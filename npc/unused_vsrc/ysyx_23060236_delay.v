==> flow/design.v <==
module ysyx_23060236_delay #(DELAY = 15) (
	input  clock,
	input  reset,
	input  data_in,
	input  [2:0] random,
	output data_out
);
	reg [DELAY-1:0] data_buf;
	always @(posedge clock) begin
		if (reset) begin
			data_buf <= 0;
		end
		else begin
			data_buf <= {DELAY{data_in}} & {data_buf[DELAY-2:0], data_in};
		end
	end
	assign data_out = data_buf[DELAY-1-random];
endmodule
* Tool chain data of ysyx_23060236_delay
Tool output for the design above, in the order of the flow. Lines are those of the file above, counted from 1. Cell names lack the library's common part. The mark n/a stands for no value.
Inputs: top ysyx_23060236_delay, clock port clock, cell library sky130hd, library corner tt_025C_1v80

* Elaborated design
Source: Yosys, flattened and elaborated, memories not mapped. Widths are those after wreduce; folded enables and synchronous resets count as part of the registers. Registers that Yosys merges into a memory's read port (data or address) are not register bits. Print and check cells do not count. Equal cells are merged and count once.
Operators by class: shift operators 1, bitwise gates (word level) 1, add/sub/neg operators 1
Operators by type and width (number):
- bitwise AND 15 bit | 1
- variable part select 15 x 5 -> 1 bit | 1
- subtractor 4 x 3 -> 5 bit with constant A | 1
Bit counts: output and inout bits 1, register bits after elaboration 15, elaborated cells 4, input bits 6

* Longest topological paths
Longest topological path by Yosys (ltp), each cell counted once; first at word level (registers and memories cut), then after technology mapping (sequential cells cut; the memories' decode and read muxes count).
Logic depth: depth after elaboration 2, ABC_AREA 0, depth in mapped cells 5, depth with buffers taken out 5

* After synthesis
The flow's flattened synthesis, as Yosys stat reports it; memories are mapped. The netlist is that of the ABC_AREA named above (0 if unset); the other value can give another one.
Mapped netlist: mapped area 576.8 um^2, standard cells after synthesis 46, sequential part of the area 300.3 um^2, buffers 2, mapped flip-flops 15
Cells by type:
- dfxtp_1 | number 15, area in all 300.288 um^2
- and2_1 | number 14, area in all 87.584 um^2
- mux4_1 | number 3, area in all 78.826 um^2
- mux2i_1 | number 2, area in all 20.019 um^2
- xnor2_2 | number 1, area in all 16.266 um^2
- ha_1 | number 1, area in all 12.512 um^2
- buf_6 | number 1, area in all 11.261 um^2
- and3b_2 | number 1, area in all 10.01 um^2
- nor2_1 | number 2, area in all 7.507 um^2
- o31ai_1 | number 1, area in all 7.507 um^2
- nor2b_1 | number 1, area in all 6.256 um^2
- o22ai_1 | number 1, area in all 6.256 um^2
- nand3_1 | number 1, area in all 5.005 um^2
- clkbuf_1 | number 1, area in all 3.754 um^2
- inv_1 | number 1, area in all 3.754 um^2

* Path before layout
Source: OpenSTA report_checks on the synthesized netlist (no wires, ideal clock, input and output delay 20% of the period each), path of least setup slack; recovery checks are left aside. Register names are those of the netlist, which keeps one name where synthesis merged equal registers.
Timing post-synthesis: kind input-to-output, from input random[0], to output data_out, buffers on the path 0, path delay 0.931 ns, slack 1.019 ns, output delay 0.650 ns, data required time 2.600 ns, input delay 0.650 ns, period 3.25 ns, data arrival time 1.581 ns, launch time at the first pin 0.650 ns, driving pins on the path 5, synthesis period reached 2.231 ns
"path delay" = arrival - input delay + setup time. At an output port there is no setup time. "driving pins on the path" counts driving pins, that of a launching flip-flop among them; a cell with two outputs on the path counts twice. "synthesis period reached" is the clock period less the worst setup slack; recovery checks do not enter. This is arithmetic on one report: input and output delays are still those of the set period (20% each). The rows between start and end are the longest chain of elaborated cells between them; the timing report does not say that the signal goes this way. Where chains are equally long, one stands for them. Each line given opens the expression or statement behind the cell; cells for indexed reads and writes are added by Yosys, which also makes memories of some case tables.
On the way, post-synthesis: path through ha_1 xnor2_2 mux4_1 nor2_1 o22ai_1, length of the longest elaborated chain 2, elaborated cells between the ends (all ways) 2, RTL lines with such cells 1, classes of those cells add/sub: 1; shift: 1
Ends and longest elaborated chain, post-synthesis:
- start, declared | RTL line 5 | input [2:0] random,
- subtractor 4 x 3 -> 5 bit | RTL line 17 | assign data_out = data_buf[DELAY-1-random];
- variable part select 15 x 5 -> 1 bit | RTL line 17
- end, declared | RTL line 6 | output data_out

* Timing after layout
From the final timing report of record 2: the path of least setup slack in the routed layout; clock arrival at registers is part of the times.
Timing after layout: kind input-to-output, from input random[0], to output data_out, data required time 1.28 ns, driving pins on the path 7, launch time at the first pin 0.32 ns, data arrival time 1.47 ns, period 1.6 ns, output delay 0.32 ns, buffers on the path 2, slack -0.19 ns, input delay 0.32 ns
The rows between start and end are the longest chain of elaborated cells between them; the timing report does not say that the signal goes this way. Where chains are equally long, one stands for them.
On the way, after layout: path through buf_4 ha_4 xnor2_4 mux4_2 nor2_2 o22ai_1 buf_2, length of the longest elaborated chain 2, elaborated cells between the ends (all ways) 2, RTL lines with such cells 1, classes of those cells add/sub: 1; shift: 1
Ends and longest elaborated chain, after layout:
- start, declared | RTL line 5 | input [2:0] random,
- subtractor 4 x 3 -> 5 bit | RTL line 17 | assign data_out = data_buf[DELAY-1-random];
- variable part select 15 x 5 -> 1 bit | RTL line 17
- end, declared | RTL line 6 | output data_out

Add stored flow runs of ysyx_23060236_delay

Measured results for ysyx_23060236_delay: 2 stored runs of the Yosys and OpenROAD flow on sky130hd. The settings differ; the order carries no meaning. The constraints put input and output delay at 20% of the set period each and load the outputs with 0.01 pF.
"reached clock period": clock period set for the run, less the worst setup slack. It is reckoned from that one timing run; input and output delays stay at 20% of the period that was set.
By "time on the worst setup path" is meant the share of the clock period that the worst setup path is allowed (20% is reserved at inputs, 20% at outputs), minus its slack. Clock arrival times at its registers enter into it.
"power consumption" is the tool's figure for a default switching activity; nothing was simulated.

* Record 1 | settings: period_ns 1.03; CORE_UTILIZATION 65; SETUP_SLACK_MARGIN -0.07; PLACE_DENSITY 0.77; CELL_PAD_IN_SITES_DETAIL_PLACEMENT 0; GPL_ROUTABILITY_DRIVEN 0; CTS_CLUSTER_DIAMETER 352; MIN_ROUTING_LAYER met2; CAP_MARGIN 20; CORE_MARGIN 2; SLEW_MARGIN 20 | no results, floorplanning failed with PDN-0185
* Record 2 | settings: period_ns 1.6; CORE_UTILIZATION 50; CAP_MARGIN 20; CORE_MARGIN 2; SLEW_MARGIN 20 | results: worst setup slack after layout -0.189 ns; time on the worst setup path 1.15 ns; critical path kind input-to-output; reached clock period 1.789 ns; cell area after synthesis 576.8 um^2; power consumption 658.2 uW; post-route utilization 64.8 %; std-cell area (final layout) 710.7 um^2; total negative slack -0.189 ns; smallest hold slack 0.459 ns; die outline area 1,441.3 um^2
